==> flow/design.v <==
`timescale 1ns / 1ps
module LEDs_Line #(
    parameter WORD_WIDTH = 18,
    parameter T_WIDTH = 10000)
    (
    input clk,
    input rstn,
    input din,
    input din_ena,
    output [WORD_WIDTH-1:0] leds
    );
    reg [WORD_WIDTH-1:0] din_L18;
    assign leds = din_L18;
    always @(posedge clk or negedge rstn) begin
        if (!rstn) begin
            din_L18 <=18'd0;
        end
        else begin
            if (din_ena) begin
                din_L18[WORD_WIDTH-1:1] <= din_L18[WORD_WIDTH-2:0];
                din_L18[0] <=din;
            end
        end
    end
endmodule
# From RTL to reports: LEDs_Line
# Tool output for the design above, in the order of the flow.
# Line numbers count from 1 in the design file above.
# Operators: Yosys type, input widths -> output width; for muxes data width and select width s.
# The mark n/a stands for no value.
# inputs
top_module,LEDs_Line
clock,clk
library,sky130hd
pvt_corner,tt_025C_1v80

# Word-level counts
# Yosys after proc, flatten, opt, wreduce and memory -nomap, before mapping. Enables and synchronous resets that opt folds into registers are not counted as muxes. Memory bits, and registers merged into a memory's read port (data or address), are not among the register bits. Print and check cells are not counted. Equal cells are merged and count once.
# word_totals
wordCells,2
register_bits,18
inputBits,4
out_inout_bits,18

# Depth
# Longest topological path by Yosys (ltp), each cell counted once; first at word level (registers and memories cut), then after technology mapping (sequential cells cut; the memories' decode and read muxes count).
# depth
ltp_word,0
ABC_AREA,0
mapped_depth,3
ltp_nobuf,1

# After synthesis
# Source: synth_stat.txt of the flow (Yosys; design flattened, memories mapped). It holds for the ABC_AREA given above (unset counts as 0); a run with the other value may have another netlist.
# synth_totals
cell_count,38
sequential_area_um2,450.4
ffs,18
yosys_area_um2,721.9
# by_type
cell_type,n,type_area_um2
sky130_fd_sc_hd__dfrtp_1,18,450.432
sky130_fd_sc_hd__mux2_4,10,150.144
sky130_fd_sc_hd__mux2_2,8,90.086
sky130_fd_sc_hd__buf_12,1,20.019
sky130_fd_sc_hd__buf_6,1,11.261

# Path before layout
# Path of least setup slack by OpenSTA after synthesis, without wires, with an ideal clock, recovery checks aside; 20% of the period is set as input and as output delay. Where synthesis merged equal registers, the netlist keeps one of their names.
# synth_timing
path_kind,input-to-reg
startpoint,input port din_ena
endpoint,register din_L18[10]
setup_ns,0.125
clock_period_ns,0.996
setup_slack_ns,0.129
arrival_time_ns,0.742
required_time_ns,0.871
t_first_pin_ns,0.199
path_stages,3
in_delay_ns,0.199
delay_ns,0.668
period_less_setup_slack_ns,0.867
# "delay_ns" is the arrival time less input delay plus setup time.
# "path_stages": output pins that drive a net of the path, with the launching flip-flop's if there is one; two outputs of one cell count as two.
# "period_less_setup_slack_ns" is the clock period less the worst setup slack; recovery checks do not enter. This is arithmetic on one report: input and output delays are still those of the set period (20% each).
# synth_between
path_cell_list,sky130_fd_sc_hd__buf_6 sky130_fd_sc_hd__buf_12 sky130_fd_sc_hd__mux2_4
elab_chain_len,0
cells_between,0
cone_lines,0
# synth_rtl
element,line_no,rtl
from (decl),9,"input din_ena,"
to (assign),16,din_L18 <=18'd0;
to (assign),20,din_L18[WORD_WIDTH-1:1] <= din_L18[WORD_WIDTH-2:0];
to (decl),12,reg [WORD_WIDTH-1:0] din_L18;

# Path in the finished layout
# From the final timing report of stored run 1: the path of least setup slack in the routed layout; clock arrival at registers is part of the times.
# layout_timing
path_kind,reg-to-output
startpoint,register din_L18[4]
endpoint,output port leds[4]
out_delay_ns,0.19
setup_slack_ns,-0.09
path_stages,2
arrival_time_ns,0.84
clock_period_ns,0.944
t_first_pin_ns,0.29
required_time_ns,0.76
# layout_between
path_cell_list,sky130_fd_sc_hd__dfrtp_1 sky130_fd_sc_hd__buf_2
elab_chain_len,0
cells_between,0
cone_lines,0
# layout_rtl
element,line_no,rtl
from (decl),12,reg [WORD_WIDTH-1:0] din_L18;
from (assign),16,din_L18 <=18'd0;
from (assign),20,din_L18[WORD_WIDTH-1:1] <= din_L18[WORD_WIDTH-2:0];
to (decl),10,output [WORD_WIDTH-1:0] leds

# LEDs_Line through Yosys and OpenROAD on sky130hd: 2 stored runs, unordered, with their settings and measured results. The constraints put input and output delay at 20% of the set period each and load the outputs with 0.01 pF.
# "timing.achieved_period_ns" means the clock period less the worst setup slack. The figure is calculated, with input and output delays left at 20% of the set period.
# "worst_path_ns": the worst setup path's part of the clock period (all of it between registers, 20% less for each end at a port) less its slack. A launch clock that arrives late makes it longer, a capture clock that arrives late makes it shorter.
# "total_power_mw" is the tool's figure for a default switching activity; nothing was simulated.
# Settings: n/a = not set for that run.
run,period_ns,CORE_UTILIZATION,CAP_MARGIN,CORE_MARGIN,SLEW_MARGIN,SETUP_SLACK_MARGIN,CELL_PAD_IN_SITES_GLOBAL_PLACEMENT,CELL_PAD_IN_SITES_DETAIL_PLACEMENT,CTS_CLUSTER_SIZE,CTS_CLUSTER_DIAMETER,MIN_ROUTING_LAYER,final_setup_tns_ns,worst_path_ns,critical_path_type,total_power_mw,final_stdcell_area_um2,die_um2,worst_setup_slack_ns,timing.achieved_period_ns,synth_area_um2
stored run 1,0.944,41,20,2,20,n/a,n/a,n/a,n/a,n/a,n/a,-1.329,0.84,reg-to-output,3.269,1059.8,2112.3,-0.089,1.033,721.9
stored run 2,0.722,45,25,2,10,0.14,3,0,11,79,met2,-7.724,0.86,reg-to-output,4.639,1136.1,1940.8,-0.281,1.003,721.9
